==> flow/design.v <==
module lfu_finder (clk, rst_n, new_buf_req, ref_buf_numbr, buf_num_replc);
parameter BUF_0 = 2'd0;
parameter BUF_1 = 2'd1;
parameter BUF_2 = 2'd2;
parameter BUF_3 = 2'd3;
parameter FF_DLY = 1;
parameter LEN = 2;
parameter LEN_F = 8;
input clk;
input rst_n;
input new_buf_req;
input [LEN-1:0] ref_buf_numbr;
output [LEN-1:0] buf_num_replc;
wire clk, rst_n;
wire new_buf_req;
wire [LEN-1:0] ref_buf_numbr;
wire [LEN-1:0] buf_num_replc;
wire [LEN-1:0] access_time_0;
wire [LEN-1:0] access_time_1;
wire [LEN-1:0] access_time_2;
wire [LEN-1:0] access_time_3;
reg [LEN-1:0] min;
reg [LEN-1:0] n_buf_num_replc;
reg [LEN-1:0] temp_buf_num_replc;
wire [LEN_F-1:0] flag;
assign buf_num_replc = temp_buf_num_replc;
assign flag = {{access_time_3}, {access_time_2}, {access_time_1}, {access_time_0}};
defparam counter_01.BIT = 1;
defparam counter_01.BUF = BUF_0;
counter counter_01(.rst_n(rst_n),.clk(clk),.req(new_buf_req),.ref(ref_buf_numbr),.flag(flag),.buff(n_buf_num_replc),.access_time(access_time_0));
defparam counter_02.BIT = 3;
defparam counter_02.BUF = BUF_1;
counter counter_02(.rst_n(rst_n),.clk(clk),.req(new_buf_req),.ref(ref_buf_numbr),.flag(flag),.buff(n_buf_num_replc),.access_time(access_time_1));
defparam counter_03.BIT = 5;
defparam counter_03.BUF = BUF_2;
counter counter_03(.rst_n(rst_n),.clk(clk),.req(new_buf_req),.ref(ref_buf_numbr),.flag(flag),.buff(n_buf_num_replc),.access_time(access_time_2));
defparam counter_04.BIT = 7;
defparam counter_04.BUF = BUF_3;
counter counter_04(.rst_n(rst_n),.clk(clk),.req(new_buf_req),.ref(ref_buf_numbr),.flag(flag),.buff(n_buf_num_replc),.access_time(access_time_3));
always @ (posedge clk or negedge rst_n) begin 
  if (rst_n == 1'b0) begin
      temp_buf_num_replc <= #FF_DLY BUF_0;
  end
  else begin
      if (new_buf_req) begin
          temp_buf_num_replc <= #FF_DLY n_buf_num_replc;
      end
  end
end
always @ (access_time_0 or access_time_1 or access_time_2 or access_time_3) begin
  min[0] = (access_time_0 > access_time_1) ? 1'b1 : 1'b0;
  min[1] = (access_time_2 > access_time_3) ? 1'b1 : 1'b0;
  case (min) 
      2'b00: begin 
        n_buf_num_replc = (access_time_0 > access_time_2) ? BUF_2 : BUF_0;
      end
      2'b01: begin 
        n_buf_num_replc = (access_time_1 > access_time_2) ? BUF_2 : BUF_1;
      end
      2'b10: begin 
        n_buf_num_replc = (access_time_0 > access_time_3) ? BUF_3 : BUF_0;
      end
      2'b11: begin 
        n_buf_num_replc = (access_time_1 > access_time_3) ? BUF_3 : BUF_1;
      end
  endcase
end
endmodule
module counter (rst_n, clk, ref, req, flag, buff, access_time);
  parameter BUF = 2'b00; 
  parameter FF_DLY = 1;
  parameter LEN = 2;
  parameter LEN_F = 8;
  parameter BIT = 0;
  input rst_n;  
  input clk;
  input req;
  input [LEN-1:0] ref;
  input [LEN-1:0] buff;
  input [LEN_F-1:0]flag;
  output [LEN-1:0] access_time;
  wire rst_n, clk;  
  wire req;
  wire [LEN-1:0] ref, temp;
  wire [LEN-1:0] access_time;
  wire [LEN_F-1:0] flag;
  reg [LEN-1:0] n_access_time; 
  reg [LEN-1:0] t;
  assign access_time = t;
  always @ (req or ref or flag or buff) begin
    if (req) begin 
      n_access_time = (buff == BUF) ? 2'b01 : flag[BIT:BIT-1]; 
    end
    else begin 
      case (flag[BIT:BIT-1])
          2'b01 : begin 
            n_access_time = (ref == BUF) ? 2'b10 : flag[BIT:BIT-1];
          end
          2'b10 : begin 
            n_access_time = (ref == BUF) ? 2'b11 : flag[BIT:BIT-1];
          end
          2'b11 : begin 
            if (flag == 8'hFF) begin 
              n_access_time = (ref == BUF) ? 2'b10 : 2'b01;
            end
            else begin 
              n_access_time = flag[BIT:BIT-1];
            end
          end
          default : begin
            n_access_time = 2'b00;
          end
      endcase
    end
  end
  always @ (posedge clk or negedge rst_n) begin
    if (rst_n == 1'b0) begin
      t <= #FF_DLY 2'b01;
    end
    else begin
      t <= #FF_DLY n_access_time;
    end
  end
endmodule
# --- Tool chain data of lfu_finder ---
# What the tools print for lfu_finder, step after step.
# Line numbers count from 1 in the design file above.
# Library cell names are shortened.
inputs:
  design: "lfu_finder"
  clock_port: "clk"
  cell_library: "sky130hd"
  pvt_corner: "tt_025C_1v80"

# --- Elaborated design ---
# Source: Yosys, flattened and elaborated, memories not mapped. Widths are those after wreduce. Registers that Yosys merges into a memory's read port (data or address) are not register bits. Print and check cells do not count. Equal cells are merged and count once.
op_classes:
  n_cmp: 6
  equal: 38
  n_mux: 35
  reduce_logical: 7
ops:
  columns: ["operator", "count"]
  rows:
  - ["2-bit two-way mux", 28]
  - ["3-bit by 2-bit inequality test with 1-bit output (second input constant)", 12]
  - ["2-bit equality test (second input constant)", 14]
  - ["2-bit case mux with 3-bit select", 4]
  - ["4-bit AND reduction", 4]
  - ["2-bit by 1-bit equality test with 1-bit output (second input constant)", 7]
  - ["2-bit > comparator", 6]
  - ["2-bit by 1-bit inequality test with 1-bit output (second input constant)", 4]
  - ["8-bit equality test (second input constant)", 1]
  - ["2-bit case mux with 4-bit select", 1]
  - ["2-bit zero test", 3]
  - ["1-bit two-way mux", 2]
bits:
  register_bits: 10
  in_bits: 5
  out_inout_bits: 2
  elab_cells: 91

# --- Logic depth ---
# Longest topological path by Yosys (ltp), each cell counted once; first at word level (registers and memories cut), then after technology mapping (sequential cells cut; the memories' decode and read muxes count).
depth:
  ltp_word: 7
  abc_area: 0
  depth_mapped: 8
  mapped_depth_nobuf: 8

# --- Netlist ---
# Source: synth_stat.txt of the flow (Yosys; design flattened, memories mapped). It holds for the ABC_AREA given above (unset counts as 0); a run with the other value may have another netlist.
synth_totals:
  mapped_cells: 110
  area_um2: 910.9
  sequential_area_um2: 255.2
  ff_cells: 10
  buf_cells: 2
by_type:
  columns: ["cell_type", "count", "area_total_um2"]
  rows:
  - ["dfrtp_1", 6, 150.144]
  - ["ha_1", 12, 150.144]
  - ["dfstp_2", 4, 105.101]
  - ["o21ai_0", 13, 65.062]
  - ["nand2_1", 15, 56.304]
  - ["nor2b_1", 7, 43.792]
  - ["inv_1", 9, 33.782]
  - ["nor2_1", 8, 30.029]
  - ["o22a_1", 3, 26.275]
  - ["a21oi_1", 5, 25.024]
  - ["o22ai_1", 4, 25.024]
  - ["a21boi_0", 3, 22.522]
  - ["nand3_1", 4, 20.019]
  - ["o21ai_4", 1, 16.266]
  - ["mux2_4", 1, 15.014]
  - ["o21a_1", 2, 15.014]
  - ["mux2i_2", 1, 13.763]
  - ["nor2b_4", 1, 13.763]
# Not listed: further types 9, cells in them 11.
# The figures by module come from a second, unflattened synthesis with its own total; it is not the netlist above.
hier_totals:
  cells_unflattened: 103
  hier_area_um2: 917.1
# Rows give one instance, submodules left out.
modules:
  columns: ["mod", "instances", "n_cells", "area_um2", "seq_area_um2"]
  rows:
  - ["lfu_finder", 1, 50, 424.2, 50.0]
  - ["counter (BUF=3, BIT=7)", 1, 15, 131.4, 51.3]
  - ["counter (BUF=0, BIT=1)", 1, 14, 128.9, 51.3]
  - ["counter (BUF=1, BIT=3)", 1, 12, 116.4, 51.3]
  - ["counter (BUF=2, BIT=5)", 1, 12, 116.4, 51.3]

# --- Path before layout ---
# Source: OpenSTA report_checks on the synthesized netlist (no wires, ideal clock, input and output delay 20% of the period each), path of least setup slack; recovery checks are left aside. Register names are those of the netlist, which keeps one name where synthesis merged equal registers.
synth_path:
  kind: "register -> register"
  from: "register counter_01.t[0]"
  to: "register counter_04.t[1]"
  period_ps: 3240
  setup_ps: 125
  launch_ps: 0
  arrival_ps: 1920
  required_time_ps: 3115
  setup_slack_ps: 1195
  path_delay_ps: 2045
  driving_pins: 9
  n_path_buf: 0
  period_less_setup_slack_ps: 2045
# "path_delay_ps" is the arrival time less input delay plus setup time.
# "driving_pins" counts driving pins, that of a launching flip-flop among them; a cell with two outputs on the path counts twice.
# "period_less_setup_slack_ps" is the clock period less the worst setup slack; recovery checks do not enter. This is arithmetic on one report: input and output delays are still those of the set period (20% each).
# Between the ends stands the longest chain of elaborated cells between them, by number of cells; it is not shown to be the way that was timed. Of several equally long chains one is given.
# A line is the first line of the expression or statement that the cell stems from. Yosys adds cells for indexed reads and writes and turns some case tables into memories.
synth_via:
  path_cell_list: "dfstp_2 -> inv_1 -> ha_1 -> nand2_1 -> o21ai_4 -> mux2i_2 -> o22ai_2 -> nor3_2 -> mux2_4"
  elab_chain_cells: 7
  cone_cells: 20
  lines_between: 8
  cone_classes: "3 x compare; 7 x eq/ne; 8 x mux; 2 x reduce/logical"
synth_lines:
  columns: ["item", "line_no", "rtl"]
  rows:
  - ["start: declaration", 88, "reg [LEN-1:0] t;"]
  - ["start: assignment", 118, "t <= #FF_DLY 2'b01;"]
  - ["start: assignment", 121, "t <= #FF_DLY n_access_time;"]
  - ["2-bit > comparator", 51, "min[0] = (access_time_0 > access_time_1) ? 1'b1 : 1'b0;"]
  - ["1-bit two-way mux", 51, null]
  - ["2-bit equality test", 53, "case (min)"]
  - ["2-bit case mux with 4-bit select", 53, null]
  - ["2-bit equality test", 92, "n_access_time = (buff == BUF) ? 2'b01 : flag[BIT:BIT-1];"]
  - ["2-bit two-way mux", 92, null]
  - ["2-bit two-way mux", 91, "if (req) begin"]
  - ["end: assignment", 118, null]
  - ["end: assignment", 121, null]
  - ["end: declaration", 88, null]

# --- Worst path after layout ---
# Path of least setup slack in the final report of run 2 (OpenROAD, finished layout, wires in). Where an end is a register, its clock arrival counts in the times.
# The path's times are printed in steps of 10 ps; the period is the one set.
layout_path:
  kind: "register -> register"
  from: "register counter_01.t[1]"
  to: "register counter_04.t[1]"
  period_ps: 2400
  setup_ps: 110
  launch_ps: 260
  arrival_ps: 2290
  required_time_ps: 2560
  setup_slack_ps: 280
  driving_pins: 8
  n_path_buf: 0
# Between the ends stands the longest chain of elaborated cells between them, by number of cells; it is not shown to be the way that was timed. Of several equally long chains one is given.
layout_via:
  path_cell_list: "dfrtp_1 -> ha_1 -> nor2b_4 -> o21ai_4 -> mux2i_2 -> o22ai_2 -> nor3_2 -> mux2_4"
  elab_chain_cells: 7
  cone_cells: 20
  lines_between: 8
  cone_classes: "3 x compare; 7 x eq/ne; 8 x mux; 2 x reduce/logical"
layout_lines:
  columns: ["item", "line_no", "rtl"]
  rows:
  - ["start: declaration", 88, "reg [LEN-1:0] t;"]
  - ["start: assignment", 118, "t <= #FF_DLY 2'b01;"]
  - ["start: assignment", 121, "t <= #FF_DLY n_access_time;"]
  - ["2-bit > comparator", 51, "min[0] = (access_time_0 > access_time_1) ? 1'b1 : 1'b0;"]
  - ["1-bit two-way mux", 51, null]
  - ["2-bit equality test", 53, "case (min)"]
  - ["2-bit case mux with 4-bit select", 53, null]
  - ["2-bit equality test", 92, "n_access_time = (buff == BUF) ? 2'b01 : flag[BIT:BIT-1];"]
  - ["2-bit two-way mux", 92, null]
  - ["2-bit two-way mux", 91, "if (req) begin"]
  - ["end: assignment", 118, null]
  - ["end: assignment", 121, null]
  - ["end: declaration", 88, null]

Ticket comment

Measured data: module lfu_finder, platform sky130hd, 2 stored runs of the flow under differing settings, order arbitrary. Input and output delays are each 20% of the period that was set; the output load is 0.01 pF.
"clock_period_reached_ps": clock period set for the run, less the worst setup slack. It is reckoned from that one timing run; input and output delays stay at 20% of the period that was set.
"worst_path_time_ps" means the part of the period allowed to the worst setup path (the constraints hold back 20% at inputs and 20% at outputs) less its slack; where the path has registers, the arrival times of their clocks count too.
"worst_path_time_ps" is known to 10 ps.

--- run 1 ---
==> flow/run.sh <==
#!/bin/bash
# the make line also repeats the synthesis and layout settings of config.mk as NAME=value (left out here)
make -C /OpenROAD-flow-scripts/flow DESIGN_CONFIG=/design/flow/config.mk WORK_HOME=/design/flow/orfs CLKGATE_MAP_FILE= finish
==> flow/config.mk <==
export PLATFORM = sky130hd
export DESIGN_NAME = lfu_finder
export DESIGN_NICKNAME = lfu_finder
export VERILOG_FILES = /design/flow/design.v
export SDC_FILE = /design/flow/constraint.sdc
export NUM_CORES = 4
export LEC_CHECK = 0
export CAP_MARGIN = 35
export CELL_PAD_IN_SITES_GLOBAL_PLACEMENT = 3
export CORE_MARGIN = 2
export CORE_UTILIZATION = 45
export GPL_ROUTABILITY_DRIVEN = 0
export GPL_TIMING_DRIVEN = 0
export MAX_ROUTING_LAYER = met5
export PLACE_DENSITY_LB_ADDON = 0.22
export SETUP_SLACK_MARGIN = 0.01
export SLEW_MARGIN = 15
==> flow/constraint.sdc <==
create_clock -name core_clock -period 1.73 [get_ports {clk}]
set_input_delay 0.3460 -clock core_clock [delete_from_list [all_inputs] [get_ports {clk}]]
set_output_delay 0.3460 -clock core_clock [all_outputs]
set_load 0.01 [all_outputs]

==> results, as YAML <==
outcome: "did not finish, placement stopped with FLW-0024"

--- run 2 ---
==> flow/run.sh <==
#!/bin/bash
# the make line also repeats the synthesis and layout settings of config.mk as NAME=value (left out here)
make -C /OpenROAD-flow-scripts/flow DESIGN_CONFIG=/design/flow/config.mk WORK_HOME=/design/flow/orfs CLKGATE_MAP_FILE= finish
==> flow/config.mk <==
export PLATFORM = sky130hd
export DESIGN_NAME = lfu_finder
export DESIGN_NICKNAME = lfu_finder
export VERILOG_FILES = /design/flow/design.v
export SDC_FILE = /design/flow/constraint.sdc
export NUM_CORES = 4
export LEC_CHECK = 0
export CAP_MARGIN = 10
export CORE_MARGIN = 5
export CORE_UTILIZATION = 36
export CTS_CLUSTER_DIAMETER = 122
export MIN_ROUTING_LAYER = met1
export SETUP_SLACK_MARGIN = 0.16
export SLEW_MARGIN = 20
==> flow/constraint.sdc <==
create_clock -name core_clock -period 2.4 [get_ports {clk}]
set_input_delay 0.4800 -clock core_clock [delete_from_list [all_inputs] [get_ports {clk}]]
set_output_delay 0.4800 -clock core_clock [all_outputs]
set_load 0.01 [all_outputs]

==> results, as YAML <==
results:
  fin_hold_ws_ps: 508
  worstSetupSlack_ps: 276
  tns_ps: 0
  synth_area_um2: 910.9
  final_stdcell_area_um2: 1083.5
  design.die.area_um2: 3636.1
  worst_path_time_ps: 2120
  path_kind: "register -> register"
  clock_period_reached_ps: 2124
