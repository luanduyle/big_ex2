==> flow/design.v <==
module bit_block_counter (data, data_enb, clk, rst_n, block_cnt, valid);
  parameter FF_DLY = 1;
  parameter LEN_DATA = 32;
  parameter LEN_CNT = 4;
  parameter INTL = 0;
  input [LEN_DATA-1:0] data;
  input data_enb;
  input clk;
  input rst_n;
  output [LEN_CNT-1:0] block_cnt;
  output valid;
  wire [LEN_DATA-1:0] data;
  wire data_enb;
  wire clk;
  wire rst_n;
  reg [LEN_CNT-1:0] block_cnt;
  reg valid;
  reg [LEN_DATA:0] data_in;
  wire [LEN_CNT-1:0] cnt0;
  wire [LEN_CNT-1:0] cnt1;
  wire [LEN_CNT-1:0] cnt2;
  wire [LEN_CNT-1:0] cnt3;
  reg [LEN_DATA:0] cnt_0;
  reg [LEN_CNT-1:0] block_cnt0;
  reg [LEN_CNT-1:0] block_cnt1;
  reg [LEN_CNT-1:0] block_cnt2;
  reg [LEN_CNT-1:0] block_cnt3;
  wire [LEN_CNT-1:0] block_cnt01;
  wire [LEN_CNT-1:0] block_cnt23;
  reg [LEN_CNT-1:0] block_cnt_01;
  reg [LEN_CNT-1:0] block_cnt_23;
  wire [LEN_CNT-1:0] block_cnt_0;
  reg valid_0;
  reg valid_1;
  reg valid_2;
  always @ (posedge clk or negedge rst_n) begin 
    if (rst_n == 0) begin 
      data_in <= #FF_DLY INTL;
    end 
    else begin 
      data_in <= #FF_DLY data;
    end
  end
  always @ (posedge clk or negedge rst_n) begin 
    if (rst_n == 0) begin
      valid_0 <= #FF_DLY INTL;
    end
    else begin 
      valid_0 <= #FF_DLY data_enb;
    end
  end
  genvar i;
  generate
    for (i=0;i<8;i=i+1) begin : counter0
      always @ (data_in or i) begin
        cnt_0[i] = ((data_in[i] == 0) && (i > 1)) ? (data_in[i-1]*data_in[i-2]) : INTL;
      end
    end
  endgenerate
  assign cnt0 = cnt_0[0] + cnt_0[1] + cnt_0[2] + cnt_0[3] + cnt_0[4] + cnt_0[5] + cnt_0[6] + cnt_0[7];
  assign cnt1 = cnt_0[8] + cnt_0[9] + cnt_0[10] + cnt_0[11] + cnt_0[12] + cnt_0[13] + cnt_0[14] + cnt_0[15];
  assign cnt2 = cnt_0[16] + cnt_0[17] + cnt_0[18] + cnt_0[19] + cnt_0[20] + cnt_0[21] + cnt_0[22] + cnt_0[23];
  assign cnt3 = cnt_0[24] + cnt_0[25] + cnt_0[26] + cnt_0[27] + cnt_0[28] + cnt_0[29] + cnt_0[30] + cnt_0[31] + cnt_0[32];
  always @ (posedge clk or negedge rst_n) begin 
    if (rst_n == 0) begin 
	  block_cnt0 <= #FF_DLY INTL;
	end
	else begin
	  block_cnt0 <= #FF_DLY cnt0;
	end
  end
  always @ (posedge clk or negedge rst_n) begin 
    if (rst_n == 0) begin 
	  block_cnt1 <= #FF_DLY INTL;
	end
	else begin
	  block_cnt1 <= #FF_DLY cnt1;
	end
  end
  always @ (posedge clk or negedge rst_n) begin 
    if (rst_n == 0) begin 
	  block_cnt2 <= #FF_DLY INTL;
	end
	else begin
	  block_cnt2 <= #FF_DLY cnt2;
	end
  end
  always @ (posedge clk or negedge rst_n) begin 
    if (rst_n == 0) begin 
	  block_cnt3 <= #FF_DLY INTL;
	end
	else begin
	  block_cnt3 <= #FF_DLY cnt3;
	end
  end
  always @ (posedge clk or negedge rst_n) begin 
    if (rst_n == 0) begin
      valid_1 <= #FF_DLY INTL;
    end
    else begin 
      valid_1 <= #FF_DLY valid_0;
    end
  end
  assign block_cnt01 = block_cnt0 + block_cnt1;
  assign block_cnt23 = block_cnt2 + block_cnt3;
  always @ (posedge clk or negedge rst_n) begin 
    if (rst_n == 0) begin
      valid_2 <= #FF_DLY INTL;
    end
    else begin 
      valid_2 <= #FF_DLY valid_1;
    end
  end
  always @ (posedge clk or negedge rst_n) begin 
    if (rst_n == 0) begin 
	  block_cnt_01 <= #FF_DLY INTL;
	end
	else begin
	  block_cnt_01 <= #FF_DLY block_cnt01;
	end
  end
  always @ (posedge clk or negedge rst_n) begin 
    if (rst_n == 0) begin 
	  block_cnt_23 <= #FF_DLY INTL;
	end
	else begin
	  block_cnt_23 <= #FF_DLY block_cnt23;
	end
  end
  assign block_cnt_0 = block_cnt_01 + block_cnt_23;
  always @ (posedge clk or negedge rst_n) begin 
    if (rst_n == 0) begin
      valid <= #FF_DLY INTL;
    end
    else begin 
      valid <= #FF_DLY valid_2;
    end
  end
  always @ (posedge clk or negedge rst_n) begin 
    if (rst_n == 0) begin 
	  block_cnt <= #FF_DLY INTL;
	end
	else begin
      if (valid_2 == 1) begin 
	    block_cnt <= #FF_DLY block_cnt_0;
      end
	end
  end
endmodule
---- Tool chain data of bit_block_counter ----
The steps from the RTL of bit_block_counter to its reports follow in flow order.
Lines are those of the file above, counted from 1.
The mark n/a stands for no value.
inputs
  top ..................................... bit_block_counter
  clock ................................... clk
  cell library ............................ sky130hd
  corner .................................. tt_025C_1v80

---- Elaborated design ----
Yosys after proc, flatten, opt, wreduce and memory -nomap, before mapping. Enables and synchronous resets that opt folds into registers are not counted as muxes. Memory bits, and registers merged into a memory's read port (data or address), are not among the register bits. Print and check cells are not counted. Equal cells are merged and count once.
bit counts
  bits in registers ....................... 40
  output and inout port bits .............. 5
  elaborated cells ........................ 54
operators by class
  add/sub/neg operators ................... 30
  multipliers ............................. 6
  mux-type cells .......................... 6
operator list
  cell                                         number
  4-bit by 1-bit adder with 4-bit output       15
  3-bit by 1-bit adder with 4-bit output       4
  2-bit by 1-bit adder with 3-bit output       4
  4-bit adder                                  3
  1-bit by 1-bit adder with 2-bit output       4
  1-bit by 1-bit multiplier with 1-bit output  6
  1-bit 2-to-1 mux                             6

---- Depth ----
Longest topological path by Yosys (ltp), each cell counted once; first at word level (registers and memories cut), then after technology mapping (sequential cells cut; the memories' decode and read muxes count).
depth
  word-level depth ........................ 8
  ABC_AREA ................................ 1
  gate-level depth with buffers ........... 6

---- Netlist ----
Yosys stat after the flow's synthesis: flattened, memories mapped to cells. It holds for the ABC_AREA given above (unset counts as 0); a run with the other value may have another netlist.
Totals and module areas in this step are rounded.
mapped netlist
  standard cells after synthesis .......... 49
  cell area after synthesis ............... 690 µm²
  mapped flip-flops ....................... 21
cell types
  cell                      number  total area (µm²)
  sky130_fd_sc_hd__dfrtp_1  21      525.504
  sky130_fd_sc_hd__fa_1     3       60.058
  sky130_fd_sc_hd__nand2_1  15      56.304
  sky130_fd_sc_hd__nor2_1   6       22.522
  sky130_fd_sc_hd__ha_1     1       12.512
  sky130_fd_sc_hd__buf_4    1       7.507
  sky130_fd_sc_hd__conb_1   1       3.754
  sky130_fd_sc_hd__inv_2    1       3.754

---- Worst setup path after synthesis ----
Source: OpenSTA report_checks on the synthesized netlist (no wires, ideal clock, input and output delay 20% of the period each), path of least setup slack; recovery checks are left aside. Register names are those of the netlist, which keeps one name where synthesis merged equal registers.
path post-synthesis
  path kind ............................... register to register
  start point ............................. register data_in[3]
  end point ............................... register block_cnt0[1]
  clock period ............................ 4.92 ns
  library setup time ...................... 0.136 ns
  launch time at the first pin ............ 0.000 ns
  data arrival time ....................... 2.066 ns
  slack ................................... 2.719 ns
  delay of the path ....................... 2.202 ns
  stages on the path ...................... 6
  synthesis period reached ................ 2.201 ns
"delay of the path" = arrival - input delay + setup time.
"stages on the path": output pins that drive a net of the path, with the launching flip-flop's if there is one; two outputs of one cell count as two.
"synthesis period reached" is the clock period less the worst setup slack; recovery checks do not enter. This is arithmetic on one report: input and output delays are still those of the set period (20% each).
Between the ends stands the longest chain of elaborated cells between them, by number of cells; it is not shown to be the way that was timed. Of several equally long chains one is given.
A line is the first line of the expression or statement that the cell stems from. Yosys adds cells for indexed reads and writes and turns some case tables into memories.
on the way, post-synthesis
  path through ............................ sky130_fd_sc_hd__dfrtp_1 sky130_fd_sc_hd__nor2_1 sky130_fd_sc_hd__fa_1 sky130_fd_sc_hd__fa_1 sky130_fd_sc_hd__ha_1 sky130_fd_sc_hd__fa_1
  length of the longest elaborated chain .. 6
  elaborated cells between the ends (all ways) .. 10
  classes of those cells .................. add/sub: 5; mul: 2; mux: 3
ends and longest elaborated chain, post-synthesis
  what                                                 RTL line  RTL
  from (assign)                                        38        data_in <= #FF_DLY INTL;
  from (assign)                                        41        data_in <= #FF_DLY data;
  1-bit by 1-bit multiplier with 1-bit output          56        cnt_0[i] = ((data_in[i] == 0) && (i > 1)) ? (data_in[i-1]*data_in[i-2]) : INTL;
  1-bit 2-to-1 mux                                     56
  2-bit by 1-bit adder with 3-bit output               60        assign cnt0 = cnt_0[0] + cnt_0[1] + cnt_0[2] + cnt_0[3] + cnt_0[4] + cnt_0[5] + cnt_0[6] + cnt_0[7];
  3-bit by 1-bit adder with 4-bit output               60
  4-bit by 1-bit adder with 4-bit output (2 in a row)  60
  to (assign)                                          66        block_cnt0 <= #FF_DLY INTL;
  to (assign)                                          69        block_cnt0 <= #FF_DLY cnt0;
  to (decl)                                            24        reg [LEN_CNT-1:0] block_cnt0;

## Implementation results

2 stored runs of bit_block_counter in the flow (synthesis by Yosys, layout by OpenROAD, sky130hd cells), in arbitrary order. Constraints: input delay and output delay 20% of the set period each, output load 0.01 pF.

======== flow run 1 ========
==> flow/run.sh <==
#!/bin/bash
# the make line also repeats the synthesis and layout settings of config.mk as NAME=value (left out here)
make -C /OpenROAD-flow-scripts/flow DESIGN_CONFIG=/design/flow/config.mk WORK_HOME=/design/flow/orfs CLKGATE_MAP_FILE= finish
==> flow/config.mk <==
export PLATFORM = sky130hd
export DESIGN_NAME = bit_block_counter
export DESIGN_NICKNAME = bit_block_counter
export VERILOG_FILES = /design/flow/design.v
export SDC_FILE = /design/flow/constraint.sdc
export NUM_CORES = 4
export LEC_CHECK = 0
export ABC_AREA = 1
export CAP_MARGIN = 20
export CELL_PAD_IN_SITES_GLOBAL_PLACEMENT = 3
export CORE_MARGIN = 2
export CORE_UTILIZATION = 72
export CTS_CLUSTER_DIAMETER = 369
export GPL_ROUTABILITY_DRIVEN = 1
export MAX_ROUTING_LAYER = met5
export PLACE_DENSITY_LB_ADDON = 0.09
export SLEW_MARGIN = 20
export TNS_END_PERCENT = 25
==> flow/constraint.sdc <==
create_clock -name core_clock -period 2.32 [get_ports {clk}]
set_input_delay 0.4640 -clock core_clock [delete_from_list [all_inputs] [get_ports {clk}]]
set_output_delay 0.4640 -clock core_clock [all_outputs]
set_load 0.01 [all_outputs]

-------- flow run 1 --------
  no final report: placement broke off with FLW-0024

======== flow run 2 ========
==> flow/run.sh <==
#!/bin/bash
# the make line also repeats the synthesis and layout settings of config.mk as NAME=value (left out here)
make -C /OpenROAD-flow-scripts/flow DESIGN_CONFIG=/design/flow/config.mk WORK_HOME=/design/flow/orfs CLKGATE_MAP_FILE= finish
==> flow/config.mk <==
export PLATFORM = sky130hd
export DESIGN_NAME = bit_block_counter
export DESIGN_NICKNAME = bit_block_counter
export VERILOG_FILES = /design/flow/design.v
export SDC_FILE = /design/flow/constraint.sdc
export NUM_CORES = 4
export LEC_CHECK = 0
export ABC_AREA = 1
export CAP_MARGIN = 20
export CELL_PAD_IN_SITES_DETAIL_PLACEMENT = 1
export CELL_PAD_IN_SITES_GLOBAL_PLACEMENT = 3
export CORE_MARGIN = 2
export CORE_UTILIZATION = 65
export CTS_CLUSTER_DIAMETER = 118
export CTS_CLUSTER_SIZE = 24
export GPL_ROUTABILITY_DRIVEN = 1
export MIN_ROUTING_LAYER = met1
export PLACE_DENSITY_LB_ADDON = 0.08
export SLEW_MARGIN = 20
export TNS_END_PERCENT = 45
==> flow/constraint.sdc <==
create_clock -name core_clock -period 1.38 [get_ports {clk}]
set_input_delay 0.2760 -clock core_clock [delete_from_list [all_inputs] [get_ports {clk}]]
set_output_delay 0.2760 -clock core_clock [all_outputs]
set_load 0.01 [all_outputs]

-------- flow run 2 --------
  no final report: placement broke off with FLW-0024
